==> flow/design.v <==
module uart_send (clk,start,data,tx);
input clk, start;
input wire [7:0] data;
output reg tx = 1;
reg [31:0] cnt;
reg [7:0] dat;
reg [3:0] state = 9;
reg start_latch;
always @ (posedge clk) begin
	if (start && !start_latch) begin
		dat = data;
		state = 0;
		cnt = 0;
	end
	start_latch = start;
	if (state == 0) begin
		if (cnt > 5333) begin
			state = 4'd1;
			cnt = 0;
		end else tx = 0;
	end else if (state < 9) begin
		if (cnt > 5200) begin
			state = state + 4'd1;
			cnt = 0;
		end else tx = dat[state-1];
	end else tx = 1;
	cnt = cnt + 1;
end
endmodule
From RTL to reports: uart_send --
Tool output for the design above, in the order of the flow. Line numbers count from 1 in the design file above. Operators carry their Yosys type and port widths (W data, S select, Z words). Cell names lack the library's common part. The mark - stands for no value.
Design: top module uart_send, clock port clk, cell library sky130hd, timing corner tt_025C_1v80

Elaborated design --
Counts by Yosys on the flattened word-level netlist (proc, flatten, opt, wreduce; memories kept). Register bits leave out memories and registers merged into their read ports (data or address). Print and check cells are left out. Cells with the same type and inputs are merged into one.
Storage and ports: register bits 46, bits in latches 0, memory bits (writable) 0, memory bits (read-only) 0, word width x clocked read ports 0, memories 0, bits of input ports 10, output and inout bits 1, cells after elaboration 33
Cells by class: add/sub/neg operators 3, multipliers 0, divide/modulo/power cells 0, $lt $le $gt $ge 3, equal/unequal tests 2, shifts and indexed selects 1, mux-type cells 15, bitwise operators 0, reductions and logical operators 4
Operators with widths (count):
- $mux W32 | 5
- $gt A32 B13 Y1 const B | 2
- $add A32 B1 Y32 const B | 1
- $mux W4 | 5
- $shiftx A8 B5 Y1 | 1
- $mux W8 | 1
- $sub A4 B1 Y5 const B | 1
- $add A4 B1 Y4 const B | 1
- $lt A4 B4 Y1 const B | 1
- $logic_not A4 Y1 | 1
- $mux W1 | 4
- $ne A3 B3 Y1 const B | 1
- $ne A2 B2 Y1 const B | 1
- $reduce_and A2 Y1 | 1
- $logic_and A1 B1 Y1 | 1
- $logic_not A1 Y1 | 1

Logic depth --
Depth = most cells in a row (Yosys ltp): at word level without a register or memory, in the mapped netlist without a sequential cell, where the memories' decode and read muxes count.
Depth: depth after elaboration 8, ABC_AREA 0, mapped depth 18, mapped depth without buffers 16

Netlist --
Source: synth_stat.txt of the flow (Yosys; design flattened, memories mapped). It holds for the ABC_AREA given above (unset counts as 0); a run with the other value may have another netlist. The area totals of this step are shown rounded.
Cells by type (count):
- dfxtp_1 | 45
- nand2_1 | 53
- xnor2_1 | 14
- xor2_1 | 12
- nor2_1 | 26
- nor3_1 | 14
- nor2_2 | 10
- nand4_1 | 9
- nor4_1 | 9
- a21oi_1 | 11
- nand3_1 | 11
- mux2i_1 | 5
- ha_1 | 3
- buf_6 | 3
- and3_1 | 5
- edfxtp_1 | 1
- o211ai_1 | 4
- nor4b_1 | 3
Not listed: further types 45, cells in them 67.
Synthesis totals: standard cells after synthesis 305, cell area after synthesis 2592 µm², area of sequential cells 930.9 µm², flip-flop cells 46, buffers 12

Path before layout --
Path of least setup slack by OpenSTA after synthesis, without wires, with an ideal clock, recovery checks aside; 20% of the period is set as input and as output delay. Where synthesis merged equal registers, the netlist keeps one of their names.
Timing path post-synthesis: kind input-to-reg, start point input port start, end point register cnt[14], clock period 4.53 ns, input delay 0.906 ns, launch time at the first pin 0.906 ns, arrival time 4.136 ns, data required time 4.460 ns, slack 0.324 ns, path delay 3.300 ns, stages 18, synthesis period reached 4.206 ns
"path delay" = arrival - input delay + setup time. "stages" counts driving pins, that of a launching flip-flop among them; a cell with two outputs on the path counts twice. "synthesis period reached" is the clock period less the worst setup slack; recovery checks do not enter. This is arithmetic on one report: input and output delays are still those of the set period (20% each). Between the ends stands the longest chain of elaborated cells between them, by number of cells; it is not shown to be the way that was timed. Of several equally long chains one is given. A line is the first line of the expression or statement that the cell stems from. Yosys adds cells for indexed reads and writes and turns some case tables into memories. At most two assigning lines are given for a register; there are more.
Between the ends, post-synthesis: path through or2b_2 -> buf_2 -> nand2_1 -> ha_1 -> or2b_2 -> nand2_1 -> nand2_1 -> o31ai_2 -> buf_6 -> nor3_1 -> and2_1 -> ha_1 -> and3_1 -> nand3_1 -> a2111oi_0 -> o21ai_1 -> or3_1 -> a21oi_1, length of the longest elaborated chain 7, elaborated cells on any way between the ends 12, those cells by class add/sub: 1; compare: 3; mux: 6; reduce/logical: 2
RTL lines, path post-synthesis:
- start, declared | RTL line 2 | input clk, start;
- $logic_and A1 B1 Y1 | RTL line 10 | if (start && !start_latch) begin
- $mux W32 | RTL line 10
- $gt A32 B13 Y1 | RTL line 22 | if (cnt > 5200) begin
- $mux W32 | RTL line 22
- $mux W32 | RTL line 21 | end else if (state < 9) begin
- $mux W32 | RTL line 16 | if (state == 0) begin
- $add A32 B1 Y32 | RTL line 27 | cnt = cnt + 1;
- end, assigned | RTL line 24 | cnt = 0;
- end, assigned | RTL line 27
- end, declared | RTL line 5 | reg [31:0] cnt;

Path in the finished layout --
From the final timing report of flow run A: the path of least setup slack in the routed layout; clock arrival at registers is part of the times.
Timing path post-layout: kind input-to-reg, start point input port start, end point register cnt[26], clock period 4.48 ns, input delay 0.90 ns, launch time at the first pin 0.90 ns, arrival time 4.27 ns, data required time 4.68 ns, slack 0.41 ns, stages 19
Between the ends stands the longest chain of elaborated cells between them, by number of cells; it is not shown to be the way that was timed. Of several equally long chains one is given. At most two assigning lines are given for a register; there are more.
Between the ends, post-layout: path through clkdlybuf4s50_1 -> or2b_2 -> nand2_1 -> ha_1 -> or2b_2 -> nand3_1 -> o311ai_4 -> nor2_4 -> nor3_4 -> and2_1 -> ha_1 -> and3_1 -> nand3_1 -> buf_4 -> nor4b_2 -> buf_4 -> nand4_1 -> xor2_1 -> nor2_2, length of the longest elaborated chain 7, elaborated cells on any way between the ends 12, those cells by class add/sub: 1; compare: 3; mux: 6; reduce/logical: 2
RTL lines, path post-layout:
- start, declared | RTL line 2 | input clk, start;
- $logic_and A1 B1 Y1 | RTL line 10 | if (start && !start_latch) begin
- $mux W32 | RTL line 10
- $gt A32 B13 Y1 | RTL line 22 | if (cnt > 5200) begin
- $mux W32 | RTL line 22
- $mux W32 | RTL line 21 | end else if (state < 9) begin
- $mux W32 | RTL line 16 | if (state == 0) begin
- $add A32 B1 Y32 | RTL line 27 | cnt = cnt + 1;
- end, assigned | RTL line 24 | cnt = 0;
- end, assigned | RTL line 27
- end, declared | RTL line 5 | reg [31:0] cnt;

Design uart_send on sky130hd. What follows are 2 stored runs of the flow, each under its own settings; their order means nothing. The constraints put input and output delay at 20% of the set period each and load the outputs with 0.01 pF.
"achieved period" means the clock period less the worst setup slack. The figure is calculated, with input and output delays left at 20% of the set period.
By "worst setup path time" is meant the share of the clock period that the worst setup path is allowed (20% is reserved at inputs, 20% at outputs), minus its slack. Clock arrival times at its registers enter into it.
"total design power" is the tool's figure for a default switching activity; nothing was simulated.
Results are given in rounded form.

* Flow run A | settings: period_ns 4.48; SETUP_SLACK_MARGIN 0.17; CAP_MARGIN 20; CORE_MARGIN 2; CORE_UTILIZATION 40; SLEW_MARGIN 20 | results: post-synthesis cell area 2592 µm²; total design power 0.0008475 W; standard-cell area of the final layout 2979 µm²; lowest hold slack 0.444 ns; full die area 7141 µm²; achieved period 4.070 ns; worst setup path time 3.17 ns; worst setup path type input-to-reg; worst setup slack after layout 0.410 ns
* Flow run B | settings: period_ns 2.53; CORE_UTILIZATION 26; SETUP_SLACK_MARGIN 0.41; PLACE_DENSITY_LB_ADDON 0.26; CORE_ASPECT_RATIO 1.21; CELL_PAD_IN_SITES_GLOBAL_PLACEMENT 1; CELL_PAD_IN_SITES_DETAIL_PLACEMENT 0; ABC_AREA 1; CAP_MARGIN 20; CORE_MARGIN 2; SLEW_MARGIN 20 | results: post-synthesis cell area 3142 µm²; total design power 0.002029 W; standard-cell area of the final layout 5373 µm²; lowest hold slack 0.436 ns; full die area 12980 µm²; achieved period 2.593 ns; worst setup path time 2.59 ns; worst setup path type reg-to-reg; worst setup slack after layout -0.063 ns
